==> flow/design.v <==
module Divider(div_1hz,div_10hz,div_100hz,div_1khz,clk,rst);
input clk;
input rst;
output reg div_1hz,div_10hz,div_100hz,div_1khz;
reg [29:0]cnt1,cnt2,cnt3,cnt4;
always @(posedge clk or negedge rst)
  begin
    if (rst == 1'b0)
      begin
        div_1hz <=1'b0;
		  div_10hz <=1'b0;
		  div_100hz <=1'b0;
		  div_1khz <=1'b0;
        cnt1 <='b0;
		  cnt2 <='b0;
		  cnt3 <='b0;
		  cnt4 <='b0;
      end
    else
      begin
        if(cnt1==25000000)
          begin
            div_1hz <= ~div_1hz;
            cnt1 <= 'b0;
          end
        else
          begin
            cnt1 <= cnt1 + 1'b1;
          end
			if(cnt2==2500000)
          begin
            div_10hz <= ~div_10hz;
            cnt2 <= 'b0;
          end
        else
          begin
            cnt2 <= cnt2 + 1'b1;
          end
			if(cnt3==250000)
          begin
            div_100hz <= ~div_100hz;
            cnt3 <= 'b0;
          end
        else
          begin
            cnt3 <= cnt3 + 1'b1;
          end
			if(cnt4==25000)
          begin
            div_1khz <= ~div_1khz;
            cnt4 <= 'b0;
          end
        else
          begin
            cnt4 <= cnt4 + 1'b1;
          end
      end
  end
endmodule 
# Step by step through the tools: Divider
# Tool output for the design above, in the order of the flow.
# Lines are those of the file above, counted from 1.
# Library cell names are shortened.
# Not given: n/a
# inputs
top_module	Divider
clock	clk
cell_library	sky130hd
pvt_corner	tt_025C_1v80

# After elaboration
# Yosys after proc, flatten, opt, wreduce and memory -nomap, before mapping. Enables and synchronous resets that opt folds into registers are not counted as muxes. Memory bits, and registers merged into a memory's read port (data or address), are not among the register bits. Print and check cells are not counted. Equal cells are merged and count once.
# classes
n_eq	4
muxes	4
add_sub_neg	4
logic	4
# op_table
cell	n
adder 30 x 1 -> 30 bit with constant B	4
2-to-1 mux 30 bit	4
equality test 30 x 15 -> 1 bit with constant B	1
equality test 30 x 18 -> 1 bit with constant B	1
equality test 30 x 22 -> 1 bit with constant B	1
equality test 30 x 25 -> 1 bit with constant B	1
NOT 1 bit	4
# word_totals
output_inout_bits	4
ff_bits	124

# Depth
# Depth = most cells in a row (Yosys ltp): at word level without a register or memory, in the mapped netlist without a sequential cell, where the memories' decode and read muxes count.
# logic_depth
depth_word	2
abc_area	0
ltp_mapped	8
mapped_depth_nobuf	7

# After synthesis
# The flow's flattened synthesis, as Yosys stat reports it; memories are mapped. The netlist is that of the ABC_AREA named above (0 if unset); the other value can give another one.
# The area totals of this step are shown rounded.
# mapped
cell_count	559
synth_area_um2	5850
seq_area_um2	3100
flip_flops	124
buffers	9
# types
cell_type	n	type_area_um2
dfrtp_1	124	3.1E+03
xnor2_1	66	578.054
xor2_1	42	367.853
nor2_1	68	255.245
nand3_1	46	230.221
nand4_1	30	187.68
nand2_1	46	172.666
nor4_1	17	106.352
ha_1	8	100.096
nor4b_1	11	96.342
nor3_1	15	75.072
and4_1	8	70.067
and3_1	11	68.816
inv_1	18	67.565
nor4_2	3	37.536
mux2_2	3	33.782
nor2b_1	5	31.28
or3_1	4	25.024
# Not listed: further types 20, cells in them 34.

# Worst setup path after synthesis
# OpenSTA on the mapped netlist: ideal clock, no wires. The path of least setup slack (recovery checks aside). Input and output delay are each 20% of the period. Register names are those of the netlist, which keeps one name where synthesis merged equal registers.
# synth_timing
path_kind	reg2reg
from	register cnt3[9]
to	register cnt3[27]
arrival_time_ns	1.849
clock_period_ns	4.13
path_slack_ns	2.202
t_required_ns	4.051
driving_pins	8
setup_time_ns	0.079
delay_ns	1.928
t_first_pin_ns	0.000
synth_period_reached_ns	1.928
# "delay_ns" is the arrival time less input delay plus setup time.
# "driving_pins": output pins that drive a net of the path, with the launching flip-flop's if there is one; two outputs of one cell count as two.
# "synth_period_reached_ns" = period - worst setup slack (recovery checks aside). The figure is calculated, with input and output delays left at 20% of the set period.
# Between the ends stands the longest chain of elaborated cells between them, by number of cells; it is not shown to be the way that was timed. Of several equally long chains one is given.
# Each line given opens the expression or statement behind the cell; cells for indexed reads and writes are added by Yosys, which also makes memories of some case tables.
# At most two assigning lines are given for a register; there are more.
# synth_between
cell_sequence	dfrtp_1 > nand3_2 > or3_1 > buf_6 > or4_4 > buf_6 > nor3_4 > xor2_1
elab_chain_len	2
# synth_rtl
item	line	source
from (decl)	5	reg [29:0]cnt1,cnt2,cnt3,cnt4;
from (assign)	16	cnt3 <='b0;
from (assign)	46	cnt3 <= cnt3 + 1'b1;
adder 30 x 1 -> 30 bit	46
2-to-1 mux 30 bit	39	if(cnt3==250000)
to (assign)	42	cnt3 <= 'b0;
to (assign)	46
to (decl)	5

# Timing after layout
# From the final timing report of run A: the path of least setup slack in the routed layout; clock arrival at registers is part of the times.
# layout_timing
path_kind	reg2reg
from	register cnt3[13]
to	register cnt3[25]
clock_period_ns	1.56
path_slack_ns	-0.20
arrival_time_ns	2.08
t_first_pin_ns	0.40
setup_time_ns	0.08
t_required_ns	1.88
driving_pins	6
# Between the ends stands the longest chain of elaborated cells between them, by number of cells; it is not shown to be the way that was timed. Of several equally long chains one is given.
# At most two assigning lines are given for a register; there are more.
# layout_between
cell_sequence	dfrtp_1 > inv_2 > or3_4 > or4_4 > nor2_2 > xor2_1
elab_chain_len	2
# layout_rtl
item	line	source
from (decl)	5	reg [29:0]cnt1,cnt2,cnt3,cnt4;
from (assign)	16	cnt3 <='b0;
from (assign)	46	cnt3 <= cnt3 + 1'b1;
adder 30 x 1 -> 30 bit	46
2-to-1 mux 30 bit	39	if(cnt3==250000)
to (assign)	42	cnt3 <= 'b0;
to (assign)	46
to (decl)	5

# Stored flow runs of Divider (2 of them; Yosys, OpenROAD, sky130hd). They differ in their settings and are not a sequence. Constraints: input delay and output delay 20% of the set period each, output load 0.01 pF.
# By "period_reached_ns" is meant the clock period of the run minus its worst setup slack. This is arithmetic on one report: input and output delays are still those of the set period (20% each).
# "worst_path_time_ns" means the part of the period allowed to the worst setup path (the constraints hold back 20% at inputs and 20% at outputs) less its slack; where the path has registers, the arrival times of their clocks count too.
# By "power_uw" is meant OpenSTA's value without simulated activity: inputs other than the clock are taken to toggle once in ten clock periods, and the tool carries that through the logic.
# Results are given in rounded form.
# Among the settings, . means not set for that run.
stored run	period_ns	CORE_UTILIZATION	PLACE_DENSITY_LB_ADDON	CORE_MARGIN	GPL_ROUTABILITY_DRIVEN	CTS_CLUSTER_SIZE	CTS_CLUSTER_DIAMETER	CAP_MARGIN	SLEW_MARGIN	MAX_ROUTING_LAYER	SETUP_SLACK_MARGIN	ABC_AREA	MIN_ROUTING_LAYER	layout_utilization_pct	fin_tns_ns	finish.stdcell_area_um2	timing.setup.ws_ns	yosys_chip_area_um2	die_footprint_um2	period_reached_ns	power_uw	worst_path_time_ns	path_kind
run A	1.56	23	0.15	7	1	10	145	5	20	met5	.	.	.	36.6	-6.75	9160	-0.195	5850	30100	1.755	6980	1.76	reg2reg
run B	2.82	15	.	2	.	.	295	20	20	.	0.01	0	met2	18.7	0.000	7190	0.484	5850	40600	2.336	4050	2.34	reg2reg
